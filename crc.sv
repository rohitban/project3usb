==> flow/design.v <==
module crc(
	input  logic clk, rst_n,
	input  logic 				s_in,
	input  logic 				start, endr,
	input  logic [1:0]  pkt_type,
	input  logic        pause,
	output logic        start_b, endr_b,
	output logic				s_out
	);
	logic crc_cout;
	logic crc16_out;
	logic crc5_ready, crc5_done, crc5_start, crc5_rec;
	logic re, we;
	logic full, empty;
	logic bit_out, bit_in;
	logic incr, clr;
	logic [5:0] delay_count;
	logic send;  
	assign sel_crctype = (pkt_type == 2'b1) ? 0 : 1;
	crc5			tcrc(.clk, .rst_n, 
								 .s_in,
								 .crc5_start, .crc5_ready, .crc5_done,
								 .crc5_out, .crc5_rec,
								 .send);
	fifo					q(.clk, .rst_n,
									.we, .re,
									.bit_in(s_in), .bit_out(s_out),
									.full, .empty);
	counter #(6)  delay(.clk, .rst_n,
											.clr, .en(incr),
											.count(delay_count));
	mux2to1 			 qmux(.Y(bit_in), 
										  .I0(s_in), .I1(crc_out),
										  .sel(sel_crc));
	mux2to1				cmux(.Y(crc_out), 
										 .I0(crc5_out), .I1(crc16_out),
										 .sel(sel_crctype));
	fsm 					 ctrl(.*);
endmodule : crc
module fsm(
	input  logic clk, rst_n, 
	output logic clr,
	input  logic 			 start, endr,
	input  logic [1:0] pkt_type,
	input  logic       empty,
	output logic 			 we, re,
	output  logic 			 crc5_rec,
	input   logic       crc5_ready,
	input   logic			 crc5_done,
	output  logic       crc5_start,
	output  logic 			send,
	input  logic [5:0] delay_count,
	output logic 			 incr,
	input  logic       pause,
	output logic       start_b, endr_b,
	output logic 			 sel_crc
	);
	enum {WAIT, TOK0, TOK1, TOK2, TOK3, TOK4} cs, ns;
	always_ff@(posedge clk)
		if(~rst_n)
			cs <= WAIT;
		else
			cs <= ns;
	always_comb begin
		send = 0;  
		clr = 0; sel_crc = 0; re = 0; we = 0; incr = 0;	
		crc5_rec = 0; crc5_start = 0; start_b = 0; endr_b = 0;
		case(cs)
			WAIT : begin
				ns = (start) ? TOK0 : WAIT;
				clr = (start) ? 1 : 0;
			end
			TOK0 : begin 
				ns = (delay_count < 8) ? TOK0 : TOK1;
				we = 1;
				incr = 1;
				start_b = (delay_count < 8) ? 0 : 1;
			end
			TOK1 : begin
				if(delay_count < 16 && ~pause) begin
					ns = TOK1;
					we = 1;
					re = 1;
					incr = 1;
				end
				else if(delay_count < 16 && pause) begin
					ns = TOK1;
					we = 1;
					incr = 1;
				end
				else if(delay_count >=16 && pause) begin
					ns = TOK2;
					we = 1;
					crc5_start = 1;
				end
				else if(delay_count >= 16 && ~pause) begin
					ns = TOK2;
					we = 1;
					re = 1;
					crc5_start = 1;
				end
			end
			TOK2 : begin 
				ns = (endr) ? TOK3 : TOK2;
				we = (endr) ? 0 : 1;
				re = 1;
				we = (endr) ? 0 : 1;
			end
			TOK3 : begin
				ns = (crc5_ready) ? TOK4 : TOK3;
				re = 1;
			end			
			TOK4 : begin
				if(crc5_done)
					if(~empty) begin
						ns = TOK4;
						re = 1;
					end
					else begin
						ns = WAIT;
						crc5_rec = 1;
						endr_b = 1;
					end
				else begin
					ns = TOK4;
					we = 1;
					re = (empty) ? 0 : 1;
					send = 1;  
					sel_crc = 1;
				end
			end
		endcase
	end
endmodule: fsm
module fifo
  (input  logic        clk, rst_n,
   input  logic        we, re,
   input  logic        bit_in,
   output logic        full, empty,
   output logic        bit_out);
	logic [5:0] count;
  bit [31:0] Q;
  logic [4:0]  putPtr, getPtr;  
  assign empty = (count == 0),
         full  = (count == 6'd32),
         bit_out = Q[getPtr];
  always_ff@(posedge clk, negedge rst_n)
  begin
    if (~rst_n) begin
      count <= 0;
      getPtr <= 0;
      putPtr <= 0;
    end
    else begin
      if(we & re & (!full) & (!empty)) begin
        Q[putPtr] <= bit_in;
        putPtr <= putPtr + 1;
        getPtr <= getPtr + 1;
      end
      else if(we & (!full)) begin
        Q[putPtr] <= bit_in;
        putPtr <= putPtr + 1;
        count <= count + 1;
      end
      else if(re & (!empty)) begin
        getPtr <= getPtr + 1;
        count <= count - 1;
      end
    end
  end
endmodule : fifo
From RTL to reports: fifo
What the tools print for fifo, step after step.
Lines are those of the file above, counted from 1.
Library cell names are shortened.
{"block": "design", "top": "fifo", "clock": "clk", "library": "sky130hd", "lib_corner": "tt_025C_1v80"}

Word level
Source: Yosys, flattened and elaborated, memories not mapped. Widths are those after wreduce. Registers that Yosys merges into a memory's read port (data or address) are not register bits. Print and check cells do not count. Equal cells are merged and count once.
{"block": "bits", "reg_bits": 48, "in_bits": 5, "out_inout_bits": 3, "word_cells": 41}
{"block": "classes", "add_sub_neg": 5, "equal": 2, "shift": 3, "mux": 9, "logic": 9, "reduce_and_logical": 9}
{"block": "ops", "cell": "32-bit 2-to-1 mux", "n": 2}
{"block": "ops", "cell": "1-bit by 6-bit variable shift with 32-bit output", "n": 1}
{"block": "ops", "cell": "1-bit by 6-bit variable shift with 32-bit output (first input constant)", "n": 1}
{"block": "ops", "cell": "32-bit AND", "n": 1}
{"block": "ops", "cell": "32-bit bitwise OR", "n": 1}
{"block": "ops", "cell": "32-bit by 5-bit indexed select with 1-bit output", "n": 1}
{"block": "ops", "cell": "32-bit inverter", "n": 1}
{"block": "ops", "cell": "5-bit 2-to-1 mux", "n": 5}
{"block": "ops", "cell": "6-bit 2-to-1 mux", "n": 2}
{"block": "ops", "cell": "5-bit by 1-bit adder with 5-bit output (second input constant)", "n": 2}
{"block": "ops", "cell": "2-bit AND reduction", "n": 3}
{"block": "ops", "cell": "2-bit nonzero test", "n": 3}
{"block": "ops", "cell": "5-bit negator with 6-bit output", "n": 1}
{"block": "ops", "cell": "6-bit by 1-bit adder with 6-bit output (second input constant)", "n": 1}
{"block": "ops", "cell": "6-bit by 1-bit subtractor with 6-bit output (second input constant)", "n": 1}
{"block": "ops", "cell": "6-bit == test (second input constant)", "n": 1}
{"block": "ops", "cell": "6-bit logical NOT", "n": 1}
{"block": "ops", "cell": "1-bit AND", "n": 5}
{"block": "ops", "cell": "1-bit logical NOT", "n": 2}
{"block": "ops", "cell": "2-bit inequality test (second input constant)", "n": 1}
{"block": "ops", "cell": "1-bit inverter", "n": 1}

Depth
Yosys ltp: most cells in a row. Word level: on the elaborated netlist, between registers, memories and ports. Mapped: between sequential cells and ports; inverters and the memories' decode and read muxes count.
{"block": "logic_depth", "depth_word": 7, "ABC_AREA": 0, "mapped_depth": 10, "depth_no_buf": 9}

Synthesis result
Source: synth_stat.txt of the flow (Yosys; design flattened, memories mapped). It holds for the ABC_AREA given above (unset counts as 0); a run with the other value may have another netlist.
The area totals of this step are shown rounded.
{"block": "types", "cell_type": "edfxtp_1", "n": 32}
{"block": "types", "cell_type": "dfrtp_1", "n": 16}
{"block": "types", "cell_type": "mux4_2", "n": 10}
{"block": "types", "cell_type": "o21ai_0", "n": 43}
{"block": "types", "cell_type": "mux2_2", "n": 14}
{"block": "types", "cell_type": "xnor2_1", "n": 14}
{"block": "types", "cell_type": "ha_1", "n": 9}
{"block": "types", "cell_type": "nor2_1", "n": 18}
{"block": "types", "cell_type": "mux2_4", "n": 3}
{"block": "types", "cell_type": "nand2_1", "n": 12}
{"block": "types", "cell_type": "a21oi_1", "n": 8}
{"block": "types", "cell_type": "nand4_1", "n": 6}
{"block": "types", "cell_type": "nand3_1", "n": 7}
{"block": "types", "cell_type": "clkbuf_1", "n": 9}
{"block": "types", "cell_type": "xnor2_4", "n": 1}
{"block": "types", "cell_type": "fa_1", "n": 1}
{"block": "types", "cell_type": "o31a_4", "n": 1}
{"block": "types", "cell_type": "xor2_1", "n": 2}
Other cell types: 23; their cells: 31.
{"block": "synth_totals", "mapped_cells": 237, "area_mm2": 0.0028, "sequential_area_mm2": 0.00136, "ff_cells": 48, "n_buf": 14}

Path before layout
OpenSTA on the mapped netlist: ideal clock, no wires. The path of least setup slack (recovery checks aside). Input and output delay are each 20% of the period. Register names are those of the netlist, which keeps one name where synthesis merged equal registers.
{"block": "synth_path", "path_kind": "reg2reg", "start": "register count[0]", "end": "register count[5]", "clock_period_ns": 2.6, "setup_time_ns": 0.080, "t_first_pin_ns": 0.000, "t_arrival_ns": 2.446, "t_required_ns": 2.520, "slack_ns": 0.074, "delay_ns": 2.526, "driving_pins": 11, "n_path_buf": 1, "period_less_setup_slack_ns": 2.526}
"delay_ns" is the arrival time less input delay plus setup time.
"driving_pins" counts driving pins, that of a launching flip-flop among them; a cell with two outputs on the path counts twice.
"period_less_setup_slack_ns" = period - worst setup slack (recovery checks aside). The figure is calculated, with input and output delays left at 20% of the set period.
Between the ends stands the longest chain of elaborated cells between them, by number of cells; it is not shown to be the way that was timed. Of several equally long chains one is given.
Each line given opens the expression or statement behind the cell; cells for indexed reads and writes are added by Yosys, which also makes memories of some case tables.
At most two assigning lines are given for a register; there are more.
{"block": "synth_via", "cell_sequence": "dfrtp_1 or4_4 o21a_1 buf_6 clkinv_8 ha_1 a211oi_1 o21bai_1 a21oi_1 mux2i_1 xnor2_1", "elab_chain_len": 6}
{"block": "synth_lines", "item": "start, declared", "line_no": 141, "rtl": "logic [5:0] count;"}
{"block": "synth_lines", "item": "start, assigned", "line_no": 163, "rtl": "count <= count + 1;"}
{"block": "synth_lines", "item": "start, assigned", "line_no": 167, "rtl": "count <= count - 1;"}
{"block": "synth_lines", "item": "6-bit == test", "line_no": 145, "rtl": "full  = (count == 6'd32),"}
{"block": "synth_lines", "item": "1-bit logical NOT", "line_no": 155, "rtl": "if(we & re & (!full) & (!empty)) begin"}
{"block": "synth_lines", "item": "1-bit AND x2", "line_no": 155}
{"block": "synth_lines", "item": "1-bit inverter"}
{"block": "synth_lines", "item": "2-bit AND reduction"}
{"block": "synth_lines", "item": "end, assigned", "line_no": 163}
{"block": "synth_lines", "item": "end, assigned", "line_no": 167}
{"block": "synth_lines", "item": "end, declared", "line_no": 141}

Path in the finished layout
From the final timing report of run 1: the path of least setup slack in the routed layout; clock arrival at registers is part of the times.
{"block": "layout_path", "path_kind": "reg2out", "start": "register getPtr[0]", "end": "output port bit_out", "clock_period_ns": 4.96, "out_delay_ns": 0.99, "t_first_pin_ns": 0.30, "t_arrival_ns": 2.67, "t_required_ns": 3.97, "slack_ns": 1.30, "driving_pins": 5, "n_path_buf": 1}
Between the ends stands the longest chain of elaborated cells between them, by number of cells; it is not shown to be the way that was timed. Of several equally long chains one is given.
At most two assigning lines are given for a register; there are more.
{"block": "layout_via", "cell_sequence": "dfrtp_2 mux4_2 mux4_2 mux2_2 clkdlybuf4s50_1", "elab_chain_len": 1}
{"block": "layout_lines", "item": "start, declared", "line_no": 143, "rtl": "logic [4:0]  putPtr, getPtr;"}
{"block": "layout_lines", "item": "start, assigned", "line_no": 158, "rtl": "getPtr <= getPtr + 1;"}
{"block": "layout_lines", "item": "start, assigned", "line_no": 166, "rtl": "getPtr <= getPtr + 1;"}
{"block": "layout_lines", "item": "32-bit by 5-bit indexed select with 1-bit output", "line_no": 146, "rtl": "bit_out = Q[getPtr];"}
{"block": "layout_lines", "item": "end, declared", "line_no": 140, "rtl": "output logic        bit_out);"}

--- measured runs ---
Measured data: module fifo, platform sky130hd, 2 stored runs of the flow under differing settings, order arbitrary. Input and output delays are each 20% of the period that was set; the output load is 0.01 pF.
"timing.achieved_period_ns" means the clock period less the worst setup slack. The figure is calculated, with input and output delays left at 20% of the set period.
The measured numbers are rounded.

{"run": "run 1", "settings": { "period_ns": 4.96, "CORE_UTILIZATION": 65, "SETUP_SLACK_MARGIN": 1.1, "PLACE_DENSITY": 0.51, "CELL_PAD_IN_SITES_GLOBAL_PLACEMENT": 1, "GPL_ROUTABILITY_DRIVEN": 0, "CTS_CLUSTER_SIZE": 98, "CTS_CLUSTER_DIAMETER": 374, "SLEW_MARGIN": 10, "CAP_MARGIN": 20, "CORE_MARGIN": 2 }, "results": { "timing.hold.ws_ns": 0.520, "timing.setup.ws_ns": 1.30, "finalUtil_pct": 73.0, "synthesis_area_mm2": 0.0028, "final_die_area_mm2": 0.00485, "timing.achieved_period_ns": 3.657 }}
{"run": "run 2", "settings": { "period_ns": 3.09, "CORE_UTILIZATION": 60, "CORE_MARGIN": 5, "TNS_END_PERCENT": 75, "GPL_ROUTABILITY_DRIVEN": 0, "CTS_CLUSTER_DIAMETER": 166, "CAP_MARGIN": 20, "SLEW_MARGIN": 20 }, "results": { "timing.hold.ws_ns": 0.519, "timing.setup.ws_ns": 0.075, "finalUtil_pct": 69.1, "synthesis_area_mm2": 0.0028, "final_die_area_mm2": 0.00614, "timing.achieved_period_ns": 3.015 }}
--- end ---
